==> flow/design.v <==
module uart_baud_generator #(
    parameter CLOCK_FREQ = 1600000,   
    parameter BAUD_RATE = 10000
)(
    input wire clk,
    input wire rst,
    output reg baud_tick,
    output reg baud_tick_16x
);
    localparam BAUD_DIVISOR_16X = CLOCK_FREQ / (BAUD_RATE * 16);
    localparam COUNTER_WIDTH = $clog2(BAUD_DIVISOR_16X);
    reg [COUNTER_WIDTH-1:0] counter;
    reg [3:0] oversample_counter;
    always @(posedge clk or posedge rst) begin
        if (rst) begin
            counter <= 0;
            oversample_counter <= 0;
            baud_tick <= 0;
            baud_tick_16x <= 0;
        end else begin
            if (counter == BAUD_DIVISOR_16X - 1) begin
                counter <= 0;
                baud_tick_16x <= 1;
                oversample_counter <= oversample_counter + 1;
                if (oversample_counter == 15) begin
                    baud_tick <= 1;
                    oversample_counter <= 0;
                end else begin
                    baud_tick <= 0;
                end
            end else begin
                counter <= counter + 1;
                baud_tick <= 0;
                baud_tick_16x <= 0;
            end
        end
    end
endmodule
module uart_receiver(
    input wire clk,
    input wire rst,
    input wire baud_tick_16x,
    input wire rx_serial,
    output reg [7:0] rx_data,
    output reg rx_ready,
    output reg rx_error
);
    localparam IDLE = 3'b000;
    localparam START = 3'b001;
    localparam DATA = 3'b010;
    localparam STOP = 3'b011;
    reg [2:0] state;
    reg [2:0] bit_counter;
    reg [7:0] rx_shift_reg;
    reg [3:0] sample_counter;
    reg [2:0] rx_sync;
    reg prev_rx_filtered;
    reg [1:0] rx_ready_hold;
    always @(posedge clk or posedge rst) begin
        if (rst) begin
            rx_sync <= 3'b111;
            prev_rx_filtered <= 1;
            rx_ready <= 0;
            rx_ready_hold <= 0;
        end else begin
            rx_sync <= {rx_sync[1:0], rx_serial};
            prev_rx_filtered <= rx_sync[2];
            if (rx_ready_hold > 0) begin
                rx_ready_hold <= rx_ready_hold - 1;
                rx_ready <= 1;
            end else begin
                rx_ready <= 0;
            end
        end
    end
    wire rx_filtered = rx_sync[2];
    wire start_bit_detected = prev_rx_filtered & ~rx_filtered;
    always @(posedge clk or posedge rst) begin
        if (rst) begin
            state <= IDLE;
            rx_error <= 0;
            bit_counter <= 0;
            sample_counter <= 0;
            rx_shift_reg <= 0;
        end else begin
            if (rx_error) rx_error <= 0;
            case (state)
                IDLE: begin
                    if (start_bit_detected) begin
                        state <= START;
                        sample_counter <= 0;
                    end
                end
                START: if (baud_tick_16x) begin
                    sample_counter <= sample_counter + 1;
                    if (sample_counter == 7) begin
                        if (rx_filtered == 0) begin
                            state <= DATA;
                            bit_counter <= 0;
                            sample_counter <= 0;
                        end else begin
                            rx_error <= 1;
                            state <= IDLE;
                        end
                    end
                end
                DATA: if (baud_tick_16x) begin
                    sample_counter <= sample_counter + 1;
                    if (sample_counter == 15) begin
                        rx_shift_reg[bit_counter] <= rx_filtered;
                        bit_counter <= bit_counter + 1;
                        sample_counter <= 0;
                        if (bit_counter == 7) state <= STOP;
                    end
                end
                STOP: if (baud_tick_16x) begin
                    sample_counter <= sample_counter + 1;
                    if (sample_counter == 15) begin
                        if (rx_filtered == 1) begin
                            rx_data <= rx_shift_reg;
                            rx_ready_hold <= 2;
                        end else begin
                            rx_error <= 1;
                        end
                        state <= IDLE;
                    end
                end
            endcase
        end
    end
endmodule
module uart_top_level #(
    parameter CLOCK_FREQ = 1600000,
    parameter BAUD_RATE = 10000
)(
    input wire clk,
    input wire rst,
    input wire [7:0] tx_data,
    input wire tx_start,
    output wire tx_serial,
    output wire tx_busy,
    output wire tx_done,
    input wire rx_serial,
    output wire [7:0] rx_data,
    output wire rx_ready,
    output wire rx_error
);
    wire baud_tick;
    wire baud_tick_16x;
    uart_baud_generator #(
        .CLOCK_FREQ(CLOCK_FREQ),
        .BAUD_RATE(BAUD_RATE)
    ) baud_generator_inst (
        .clk(clk),
        .rst(rst),
        .baud_tick(baud_tick),
        .baud_tick_16x(baud_tick_16x)
    );
    uart_transmitter transmitter_inst (
        .clk(clk),
        .rst(rst),
        .baud_tick(baud_tick),
        .tx_data(tx_data),
        .tx_start(tx_start),
        .tx_serial(tx_serial),
        .tx_busy(tx_busy),
        .tx_done(tx_done)
    );
    uart_receiver receiver_inst (
        .clk(clk),
        .rst(rst),
        .baud_tick_16x(baud_tick_16x),
        .rx_serial(rx_serial),
        .rx_data(rx_data),
        .rx_ready(rx_ready),
        .rx_error(rx_error)
    );
endmodule
module uart_transmitter(
    input wire clk,
    input wire rst,
    input wire baud_tick,
    input wire [7:0] tx_data,
    input wire tx_start,
    output reg tx_serial,
    output reg tx_busy,
    output reg tx_done
);
    localparam IDLE = 3'b000;
    localparam START = 3'b001;
    localparam DATA = 3'b010;
    localparam STOP = 3'b011;
    localparam DONE = 3'b100;
    reg [2:0] state;
    reg [2:0] bit_counter;
    reg [7:0] tx_shift_reg;
    always @(posedge clk or posedge rst) begin
        if (rst) begin
            state <= IDLE;
            tx_serial <= 1;
            tx_busy <= 0;
            tx_done <= 0;
            bit_counter <= 0;
            tx_shift_reg <= 0;
        end else begin
            case (state)
                IDLE: begin
                    tx_serial <= 1;
                    tx_busy <= 0;
                    tx_done <= 0;
                    if (tx_start) begin
                        tx_shift_reg <= tx_data;
                        tx_busy <= 1;
                        state <= START;
                    end
                end
                START: if (baud_tick) begin
                    tx_serial <= 0;
                    bit_counter <= 0;
                    state <= DATA;
                end
                DATA: if (baud_tick) begin
                    tx_serial <= tx_shift_reg[bit_counter];
                    bit_counter <= bit_counter + 1;
                    if (bit_counter == 7) state <= STOP;
                end
                STOP: if (baud_tick) begin
                    tx_serial <= 1;
                    state <= DONE;
                end
                DONE: if (baud_tick) begin
                    tx_done <= 1;
                    state <= IDLE;
                end
            endcase
        end
    end
endmodule
Step by step through the tools: uart_top_level. What the tools print for uart_top_level, step after step. Lines are those of the file above, counted from 1. Operators: Yosys type, input widths -> output width; for muxes data width and select width s. Library cell names are shortened. Not given: --

Design top: uart_top_level. Clock: clk. Library: sky130hd. Library corner: tt_025C_1v80.

After elaboration. Counts by Yosys on the flattened word-level netlist (proc, flatten, opt, wreduce; memories kept). Register bits leave out memories and registers merged into their read ports (data or address). Print and check cells are left out. Cells with the same type and inputs are merged into one.

For register bits the number is 59. For word-level cells the number is 131.

The entry for add/sub/neg operators reads 6. For eq/ne operators the number is 28. For shifts and indexed selects the number is 3. Mux-type cells: 51. The entry for bitwise operators reads 6. The entry for reduce/logical cells reads 18.

Operator list (count): $mux 3 (20); $mux 4 (9); $ne 2x2->1 const B (9); $pmux 4 s4 (1); $pmux 3 s5 (1); $mux 1 (13); $ne 2x1->1 const B (6); $eq 3x2->1 const B (4); $add 4x1->4 const B (3); $eq 4x4->1 const B (3); $pmux 3 s4 (1); $pmux 3 s2 (2); $reduce_and 5->1 (2); $eq 3x3->1 const B (3); $reduce_and 9->1 (1); $shift 1x4->8 (1); $shift 1x4->8 const A (1); $reduce_bool 4->1 (2); $shiftx 8x3->1 (1); $and 8x8->8 (1); $or 8x8->8 (1); $not 8->8 (1); $reduce_and 7->1 (1); $reduce_bool 2->1 (3); $add 3x1->3 const B (2); $eq 3x1->1 const B (2); $logic_not 3->1 (2); $reduce_and 3->1 (2).

Not listed: further kinds 11, cells in them 14.

Logic depth. Depth = most cells in a row (Yosys ltp): at word level without a register or memory, in the mapped netlist without a sequential cell, where the memories' decode and read muxes count.

Under depth in word-level cells stands 5. The figure for ABC_AREA is 0. The figure for mapped depth is 6.

Synthesis result. Source: synth_stat.txt of the flow (Yosys; design flattened, memories mapped). It holds for the ABC_AREA given above (unset counts as 0); a run with the other value may have another netlist.

Mapped cells: 233. Under mapped area stands 2776.4 µm². Under flip-flop cells stands 62. For buffers the number is 7.

Cell types: dfrtp_1 (count 47, total area 1.18E+03 µm²); edfxtp_1 (count 8, total area 240.23 µm²); dfstp_2 (count 7, total area 183.926 µm²); mux2_2 (count 12, total area 135.13 µm²); o21ai_0 (count 22, total area 110.106 µm²); ha_1 (count 8, total area 100.096 µm²); nand2_1 (count 25, total area 93.84 µm²); o31ai_1 (count 8, total area 60.058 µm²); inv_1 (count 12, total area 45.043 µm²); mux4_2 (count 2, total area 45.043 µm²); bufbuf_8 (count 2, total area 37.536 µm²); nor2_1 (count 9, total area 33.782 µm²); nand3_1 (count 6, total area 30.029 µm²); o21ai_1 (count 6, total area 30.029 µm²); a31oi_1 (count 4, total area 25.024 µm²); a32o_1 (count 2, total area 20.019 µm²); nor2b_1 (count 3, total area 18.768 µm²); nand3_4 (count 1, total area 17.517 µm²).

Other cell types: 38; their cells: 49. The figures by module come from a second, unflattened synthesis with its own total; it is not the netlist above.

The figure for cells (unflattened synthesis) is 237. The figure for area total of the unflattened synthesis is 2795.2 µm².

Rows give one instance, submodules left out.

Modules: uart_receiver (times used 1, cells 131, area 1502.7 µm², seq. area 872.1 µm²); uart_transmitter (times used 1, cells 67, area 857.1 µm², seq. area 478.0 µm²); uart_baud_generator (times used 1, cells 39, area 435.4 µm², seq. area 250.2 µm²); uart_top_level (times used 1, cells 0, area 0.0 µm², seq. area 0.0 µm²).

Worst setup path after synthesis. OpenSTA on the mapped netlist: ideal clock, no wires. The path of least setup slack (recovery checks aside). Input and output delay are each 20% of the period. Register names are those of the netlist, which keeps one name where synthesis merged equal registers.

Path type: reg2reg. Start: register receiver_inst.sample_counter[0]. End: register receiver_inst.rx_data[0]. Clock period: 2.67 ns. Under library setup time stands 0.383 ns. The figure for time at the first pin is 0.000 ns. For arrival time the number is 1.593 ns. For required time the number is 2.287 ns. The entry for setup slack reads 0.694 ns. For delay of the path the number is 1.976 ns. For stages the number is 6. For path buffers the number is 1. Under synthesis period reached stands 1.976 ns.

"delay of the path" is the arrival time less input delay plus setup time. "stages" counts driving pins, that of a launching flip-flop among them; a cell with two outputs on the path counts twice. "synthesis period reached" is the clock period less the worst setup slack; recovery checks do not enter. This is arithmetic on one report: input and output delays are still those of the set period (20% each). Between the ends stands the longest chain of elaborated cells between them, by number of cells; it is not shown to be the way that was timed. Of several equally long chains one is given. A line is the first line of the expression or statement that the cell stems from. Yosys adds cells for indexed reads and writes and turns some case tables into memories. A register here has more assigning lines than the two given.

Path through: dfrtp_1 -> ha_1 -> and3_1 -> buf_6 -> nand3_1 -> nor3_1. Length of the longest elaborated chain: 2. The figure for elaborated cells between the ends (all ways) is 2. Classes of those cells: eq/ne (1); reduce/logical (1).

Ends and longest elaborated chain, post-synthesis: from (decl) (RTL line 55) `reg [3:0] sample_counter;`; from (assign) (RTL line 95) `sample_counter <= sample_counter + 1;`; from (assign) (RTL line 108) `sample_counter <= sample_counter + 1;`; $eq 4x4->1 (RTL line 118) `if (sample_counter == 15) begin`; $reduce_and 5->1; to (assign) (RTL line 120) `rx_data <= rx_shift_reg;`; to (decl) (RTL line 44) `output reg [7:0] rx_data,`.

Timing after layout. Path of least setup slack in the final report of run 1 (OpenROAD, finished layout, wires in). Where an end is a register, its clock arrival counts in the times.

Path type: reg2reg. Start: register receiver_inst.bit_counter[0]. End: register receiver_inst.rx_shift_reg[4]. Clock period: 2.21 ns. Under library setup time stands 0.12 ns. The figure for time at the first pin is 0.32 ns. For arrival time the number is 2.21 ns. For required time the number is 2.42 ns. The entry for setup slack reads 0.21 ns. For stages the number is 7. For path buffers the number is 0.

Between the ends stands the longest chain of elaborated cells between them, by number of cells; it is not shown to be the way that was timed. Of several equally long chains one is given. A register here has more assigning lines than the two given.

Path through: dfrtp_1 -> inv_1 -> ha_1 -> xnor2_2 -> nand4_2 -> nor4_2 -> mux2_1. Length of the longest elaborated chain: 5. The figure for elaborated cells between the ends (all ways) is 6. The entry for source lines of those cells reads 1. Classes of those cells: add/sub (1); shift (2); logic (3).

Ends and longest elaborated chain, post-layout: from (decl) (RTL line 53) `reg [2:0] bit_counter;`; from (assign) (RTL line 82) `bit_counter <= 0;`; from (assign) (RTL line 111) `bit_counter <= bit_counter + 1;`; $neg 3->4 (RTL line 110) `rx_shift_reg[bit_counter] <= rx_filtered;`; $shift 1x4->8 (RTL line 110); $not 8->8 (RTL line 110); $and 8x8->8 (RTL line 110); $or 8x8->8 (RTL line 110); to (assign) (RTL line 84) `rx_shift_reg <= 0;`; to (assign) (RTL line 110); to (decl) (RTL line 54) `reg [7:0] rx_shift_reg;`.

==> runs of uart_top_level <==
Measured data: module uart_top_level, platform sky130hd, 2 stored runs of the flow under differing settings, order arbitrary. Input and output delays are each 20% of the period that was set; the output load is 0.01 pF. "period reached" means the clock period less the worst setup slack. The figure is calculated, with input and output delays left at 20% of the set period. By "time on the worst setup path" is meant the share of the clock period that the worst setup path is allowed (20% is reserved at inputs, 20% at outputs), minus its slack. Clock arrival times at its registers enter into it. By "power consumption" is meant OpenSTA's value without simulated activity: inputs other than the clock are taken to toggle once in ten clock periods, and the tool carries that through the logic.

Files of run 1:
==> flow/run.sh <==
#!/bin/bash
# the make line also repeats the synthesis and layout settings of config.mk as NAME=value (left out here)
make -C /OpenROAD-flow-scripts/flow DESIGN_CONFIG=/design/flow/config.mk WORK_HOME=/design/flow/orfs CLKGATE_MAP_FILE= finish
==> flow/config.mk <==
export PLATFORM = sky130hd
export DESIGN_NAME = uart_top_level
export DESIGN_NICKNAME = uart_top_level
export VERILOG_FILES = /design/flow/design.v
export SDC_FILE = /design/flow/constraint.sdc
export NUM_CORES = 4
export LEC_CHECK = 0
export CAP_MARGIN = 20
export CORE_MARGIN = 2
export CORE_UTILIZATION = 23
export SLEW_MARGIN = 20
==> flow/constraint.sdc <==
create_clock -name core_clock -period 2.21 [get_ports {clk}]
set_input_delay 0.4420 -clock core_clock [delete_from_list [all_inputs] [get_ports {clk}]]
set_output_delay 0.4420 -clock core_clock [all_outputs]
set_load 0.01 [all_outputs]

Results of run 1. The chip area in the Yosys report is 2,776.4 µm². The full die area reads 12,966.4 µm². The standard-cell area of the final layout is 3,509.6 µm². For the utilization after routing the run shows 29.5%. For the worst setup slack after layout the run shows 0.207 ns. The setup TNS reads 0.000 ns. For the smallest hold slack the run shows 0.355 ns. The power consumption is 2.754 mW. The measured period reached is 2.003 ns. The measured time on the worst setup path is 2.00 ns. Class of the worst setup path: reg2reg.

Files of run 2:
==> flow/run.sh <==
#!/bin/bash
# the make line also repeats the synthesis and layout settings of config.mk as NAME=value (left out here)
make -C /OpenROAD-flow-scripts/flow DESIGN_CONFIG=/design/flow/config.mk WORK_HOME=/design/flow/orfs CLKGATE_MAP_FILE= finish
==> flow/config.mk <==
export PLATFORM = sky130hd
export DESIGN_NAME = uart_top_level
export DESIGN_NICKNAME = uart_top_level
export VERILOG_FILES = /design/flow/design.v
export SDC_FILE = /design/flow/constraint.sdc
export NUM_CORES = 4
export LEC_CHECK = 0
export ABC_AREA = 0
export CAP_MARGIN = 25
export CELL_PAD_IN_SITES_DETAIL_PLACEMENT = 2
export CORE_MARGIN = 7
export CORE_UTILIZATION = 31
export GPL_ROUTABILITY_DRIVEN = 1
export PLACE_DENSITY_LB_ADDON = 0.17
export SLEW_MARGIN = 20
==> flow/constraint.sdc <==
create_clock -name core_clock -period 1.96 [get_ports {clk}]
set_input_delay 0.3920 -clock core_clock [delete_from_list [all_inputs] [get_ports {clk}]]
set_output_delay 0.3920 -clock core_clock [all_outputs]
set_load 0.01 [all_outputs]

Results of run 2. The chip area in the Yosys report is 2,776.4 µm². The full die area reads 11,801.6 µm². The standard-cell area of the final layout is 3,410.8 µm². For the utilization after routing the run shows 39.3%. For the worst setup slack after layout the run shows 0.130 ns. The setup TNS reads 0.000 ns. For the smallest hold slack the run shows 0.356 ns. The power consumption is 2.648 mW. The measured period reached is 1.830 ns. The measured time on the worst setup path is 1.44 ns. Class of the worst setup path: reg2out.
